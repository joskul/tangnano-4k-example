==> flow/design.v <==
module syn_gen
(
    input              I_pxl_clk   , 
    input              I_rst_n     , 
    input      [15:0]  I_h_total   , 
    input      [15:0]  I_h_sync    , 
    input      [15:0]  I_h_bporch  , 
    input      [15:0]  I_h_res     , 
    input      [15:0]  I_v_total   , 
    input      [15:0]  I_v_sync    , 
    input      [15:0]  I_v_bporch  , 
    input      [15:0]  I_v_res     , 
    input      [15:0]  I_rd_hres   ,
    input      [15:0]  I_rd_vres   ,
    input              I_hs_pol    , 
    input              I_vs_pol    , 
    output reg         O_rden      ,
    output reg         O_de        ,   
    output reg         O_hs        ,
    output reg         O_vs         
);
reg  [15:0]   V_cnt     ;
reg  [15:0]   H_cnt     ;
wire          Pout_de_w    ;                          
wire          Pout_hs_w    ;
wire          Pout_vs_w    ;
reg           Pout_de_dn   ;                          
reg           Pout_hs_dn   ;
reg           Pout_vs_dn   ;
wire          Rden_w    ;
reg           Rden_dn   ; 
always@(posedge I_pxl_clk or negedge I_rst_n)
begin
	if(!I_rst_n)
		V_cnt <= 16'd0;
	else     
		begin
			if((V_cnt >= (I_v_total-1'b1)) && (H_cnt >= (I_h_total-1'b1)))
				V_cnt <= 16'd0;
			else if(H_cnt >= (I_h_total-1'b1))
				V_cnt <=  V_cnt + 1'b1;
			else
				V_cnt <= V_cnt;
		end
end
always @(posedge I_pxl_clk or negedge I_rst_n)
begin
	if(!I_rst_n)
		H_cnt <=  16'd0; 
	else if(H_cnt >= (I_h_total-1'b1))
		H_cnt <=  16'd0 ; 
	else 
		H_cnt <=  H_cnt + 1'b1 ;           
end
assign  Pout_de_w = ((H_cnt>=(I_h_sync+I_h_bporch))&(H_cnt<=(I_h_sync+I_h_bporch+I_h_res-1'b1)))&
                    ((V_cnt>=(I_v_sync+I_v_bporch))&(V_cnt<=(I_v_sync+I_v_bporch+I_v_res-1'b1))) ;
assign  Pout_hs_w =  ~((H_cnt>=16'd0) & (H_cnt<=(I_h_sync-1'b1))) ;
assign  Pout_vs_w =  ~((V_cnt>=16'd0) & (V_cnt<=(I_v_sync-1'b1))) ;  
assign  Rden_w    = ((H_cnt>=(I_h_sync+I_h_bporch))&(H_cnt<=(I_h_sync+I_h_bporch+I_rd_hres-1'b1)))&
                    ((V_cnt>=(I_v_sync+I_v_bporch))&(V_cnt<=(I_v_sync+I_v_bporch+I_rd_vres-1'b1))); 
always@(posedge I_pxl_clk or negedge I_rst_n)
begin
	if(!I_rst_n)
		begin
			Pout_de_dn  <= 1'b0;                          
			Pout_hs_dn  <= 1'b1;
			Pout_vs_dn  <= 1'b1; 
			Rden_dn     <= 1'b0; 
		end
	else 
		begin
			Pout_de_dn  <= Pout_de_w;                          
			Pout_hs_dn  <= Pout_hs_w;
			Pout_vs_dn  <= Pout_vs_w;
			Rden_dn     <= Rden_w   ; 
		end
end
always@(posedge I_pxl_clk or negedge I_rst_n)
begin
	if(!I_rst_n)
		begin 
			O_de  <= 1'b0;                       
			O_hs  <= 1'b1;
			O_vs  <= 1'b1;
			O_rden<= 1'b0; 
		end
	else 
		begin   
			O_de  <= Pout_de_dn;                      
			O_hs  <= I_hs_pol ? ~Pout_hs_dn : Pout_hs_dn ;
			O_vs  <= I_vs_pol ? ~Pout_vs_dn : Pout_vs_dn ;
			O_rden<= Rden_dn;
		end
end
endmodule       
# Step by step through the tools: syn_gen
# The steps from the RTL of syn_gen to its reports follow in flow order.
# Lines are those of the file above, counted from 1.
# Operators carry their Yosys type and port widths (W data, S select, Z words).
# Library cell names are shortened.
# Not given: n/a
# setup
top_module,syn_gen
clock,I_pxl_clk
lib,sky130hd
pvt_corner,tt_025C_1v80

# Word level
# Counts by Yosys on the flattened word-level netlist (proc, flatten, opt, wreduce; memories kept). Register bits leave out memories and registers merged into their read ports (data or address). Print and check cells are left out. Cells with the same type and inputs are merged into one.
# op_classes
muxes,5
n_logic,12
compare,12
reduce_logical,2
add_sub_neg,16
# op_table
cell,n
$sub A16 B1 Y16 const B,8
$add A16 B16 Y16,6
$le A16 B16 Y1,6
$ge A16 B16 Y1,4
$mux W16,3
$add A16 B1 Y16 const B,2
$ge A16 B1 Y1 const B,2
$and A1 B1 Y1,8
$not A1 Y1,4
$reduce_bool A2 Y1,1
$mux W1,2
$logic_and A1 B1 Y1,1
# word_totals
reg_bits,40
inputBits,164
output_inout_bits,4
elab_cells,57

# Depth
# Yosys ltp: most cells in a row. Word level: on the elaborated netlist, between registers, memories and ports. Mapped: between sequential cells and ports; inverters and the memories' decode and read muxes count.
# logic_depth
ltp_word,6
ABC_AREA,0
mapped_depth,25
depth_no_buf,25

# Netlist
# Yosys stat after the flow's synthesis: flattened, memories mapped to cells. It holds for the ABC_AREA given above (unset counts as 0); a run with the other value may have another netlist.
# synth_totals
synth_area_um2,11309.6
ff_cells,40
sequential_area_um2,1006.0
buffers,11
cells,1433
# types
cell,n,area_total_um2
ha_1,282,3.53E+03
xnor2_1,107,937.149
dfrtp_1,36,900.864
inv_1,176,660.634
xor2_1,71,621.846
a21oi_1,82,410.394
a21o_1,49,367.853
nor2_1,98,367.853
nand2_1,67,251.491
o21a_1,31,232.723
o21ai_0,42,210.202
nand2b_1,33,206.448
nand4_1,33,206.448
nor3_1,41,205.197
nand3_1,37,185.178
and3_1,25,156.4
or2_2,25,156.4
fa_1,6,120.115
# Not listed: further types 49, cells in them 192.

# Timing after synthesis
# Path of least setup slack by OpenSTA after synthesis, without wires, with an ideal clock, recovery checks aside; 20% of the period is set as input and as output delay. Where synthesis merged equal registers, the netlist keeps one of their names.
# synth_path
path_kind,input -> register
startpoint,input I_v_sync[0]
endpoint,register Pout_de_dn
input_delay_ns,1.848
setup_ns,0.098
path_stages,21
path_delay_ns,4.566
clock_period_ns,9.24
launch_ns,1.848
required_time_ns,9.142
setup_slack_ns,2.826
n_path_buf,0
t_arrival_ns,6.316
period_less_setup_slack_ns,6.414
# "path_delay_ns" is the arrival time less input delay plus setup time.
# "path_stages" counts driving pins, that of a launching flip-flop among them; a cell with two outputs on the path counts twice.
# "period_less_setup_slack_ns" = period - worst setup slack (recovery checks aside). The figure is calculated, with input and output delays left at 20% of the set period.
# The rows between start and end are the longest chain of elaborated cells between them; the timing report does not say that the signal goes this way. Where chains are equally long, one stands for them.
# Each line given opens the expression or statement behind the cell; cells for indexed reads and writes are added by Yosys, which also makes memories of some case tables.
# synth_between
cell_sequence,ha_1 -> fa_1 -> a21oi_1 -> o22ai_2 -> o41ai_4 -> xnor2_1 -> or2_2 -> ha_1 -> and3_1 -> a21oi_1 -> o21ai_1 -> o41a_1 -> a21o_1 -> a21oi_1 -> xnor2_1 -> ha_1 -> nand4_1 -> or2_2 -> or3_1 -> o21ai_0 -> nor4bb_2
elab_chain_cells,6
cone_cells,7
classes_between,add/sub (3); compare (2); logic (2)
# synth_lines
element,line,rtl
from (decl),10,"input      [15:0]  I_v_sync    ,"
$add A16 B16 Y16 (2 in a row),56,((V_cnt>=(I_v_sync+I_v_bporch))&(V_cnt<=(I_v_sync+I_v_bporch+I_v_res-1'b1))) ;
$sub A16 B1 Y16,56,
$le A16 B16 Y1,56,
$and A1 B1 Y1,56,
$and A1 B1 Y1,55,assign  Pout_de_w = ((H_cnt>=(I_h_sync+I_h_bporch))&(H_cnt<=(I_h_sync+I_h_bporch+I_h_res-1'b1)))&
to (assign),65,Pout_de_dn <= 1'b0;
to (assign),72,Pout_de_dn <= Pout_de_w;
to (decl),27,reg           Pout_de_dn   ;

# Path in the finished layout
# Path of least setup slack in the final report of run 2 (OpenROAD, finished layout, wires in). Where an end is a register, its clock arrival counts in the times.
# layout_path
path_kind,input -> register
startpoint,input I_h_sync[0]
endpoint,register Rden_dn
path_stages,25
launch_ns,1.38
input_delay_ns,1.38
t_arrival_ns,6.79
n_path_buf,2
setup_ns,0.09
setup_slack_ns,0.30
required_time_ns,7.09
clock_period_ns,6.89
# The rows between start and end are the longest chain of elaborated cells between them; the timing report does not say that the signal goes this way. Where chains are equally long, one stands for them.
# layout_between
cell_sequence,clkdlybuf4s50_1 -> ha_1 -> fa_1 -> a21oi_2 -> inv_1 -> a21oi_1 -> xor2_1 -> buf_4 -> ha_1 -> inv_1 -> ha_1 -> o21ai_1 -> a21oi_1 -> o41ai_1 -> o21ai_1 -> or4_1 -> a31o_2 -> a21oi_1 -> xnor2_1 -> ha_1 -> a211oi_1 -> o21ai_0 -> a2111oi_0 -> o22ai_1 -> nor3_1
elab_chain_cells,6
cone_cells,7
classes_between,add/sub (3); compare (2); logic (2)
# layout_lines
element,line,rtl
from (decl),6,"input      [15:0]  I_h_sync    ,"
$add A16 B16 Y16 (2 in a row),59,assign  Rden_w    = ((H_cnt>=(I_h_sync+I_h_bporch))&(H_cnt<=(I_h_sync+I_h_bporch+I_rd_hres-1'b1)))&
$sub A16 B1 Y16,59,
$le A16 B16 Y1,59,
$and A1 B1 Y1 (2 in a row),59,
to (assign),68,Rden_dn <= 1'b0;
to (assign),75,Rden_dn <= Rden_w ;
to (decl),31,reg           Rden_dn   ;

Settings and measured results of 2 stored flow runs for module syn_gen (sky130hd), not sorted in any way. The constraints put input and output delay at 20% of the set period each and load the outputs with 0.01 pF.
"achievedPeriod_ns" is the run's clock period less its worst setup slack. It is reckoned from that one timing run; input and output delays stay at 20% of the period that was set.
By "worst_path_time_ns" is meant the share of the clock period that the worst setup path is allowed (20% is reserved at inputs, 20% at outputs), minus its slack. Clock arrival times at its registers enter into it.
"power_total_uw" rests on the timing tool's default activity at the inputs, not on a simulated workload.

Run 1, flow files:
==> flow/run.sh <==
#!/bin/bash
# the make line also repeats the synthesis and layout settings of config.mk as NAME=value (left out here)
make -C /OpenROAD-flow-scripts/flow DESIGN_CONFIG=/design/flow/config.mk WORK_HOME=/design/flow/orfs CLKGATE_MAP_FILE= finish
==> flow/config.mk <==
export PLATFORM = sky130hd
export DESIGN_NAME = syn_gen
export DESIGN_NICKNAME = syn_gen
export VERILOG_FILES = /design/flow/design.v
export SDC_FILE = /design/flow/constraint.sdc
export NUM_CORES = 4
export LEC_CHECK = 0
export CAP_MARGIN = 20
export CELL_PAD_IN_SITES_DETAIL_PLACEMENT = 0
export CORE_MARGIN = 6
export CORE_UTILIZATION = 71
export CTS_CLUSTER_DIAMETER = 386
export MAX_ROUTING_LAYER = met5
export SLEW_MARGIN = 25
export TNS_END_PERCENT = 30
==> flow/constraint.sdc <==
create_clock -name core_clock -period 4.57 [get_ports {I_pxl_clk}]
set_input_delay 0.9140 -clock core_clock [delete_from_list [all_inputs] [get_ports {I_pxl_clk}]]
set_output_delay 0.9140 -clock core_clock [all_outputs]
set_load 0.01 [all_outputs]

Run 1: incomplete, placement halted on a tool error

Run 2, flow files:
==> flow/run.sh <==
#!/bin/bash
# the make line also repeats the synthesis and layout settings of config.mk as NAME=value (left out here)
make -C /OpenROAD-flow-scripts/flow DESIGN_CONFIG=/design/flow/config.mk WORK_HOME=/design/flow/orfs CLKGATE_MAP_FILE= finish
==> flow/config.mk <==
export PLATFORM = sky130hd
export DESIGN_NAME = syn_gen
export DESIGN_NICKNAME = syn_gen
export VERILOG_FILES = /design/flow/design.v
export SDC_FILE = /design/flow/constraint.sdc
export NUM_CORES = 4
export LEC_CHECK = 0
export CAP_MARGIN = 20
export CORE_MARGIN = 2
export CORE_UTILIZATION = 40
export SLEW_MARGIN = 20
==> flow/constraint.sdc <==
create_clock -name core_clock -period 6.89 [get_ports {I_pxl_clk}]
set_input_delay 1.3780 -clock core_clock [delete_from_list [all_inputs] [get_ports {I_pxl_clk}]]
set_output_delay 1.3780 -clock core_clock [all_outputs]
set_load 0.01 [all_outputs]

==> results of run 2, as CSV <==
result,value
power_total_uw,3267
synth_area_um2,11309.6
achievedPeriod_ns,6.587
worst_path_time_ns,5.21
timing.worst_path_kind,"input -> register"
layout_stdcell_area_um2,13862.0
util_pct,49.9
tns_ns,0.000
final_hold_ws_ns,0.410
setup_worst_slack_ns,0.303
total_die_area_um2,29635.6
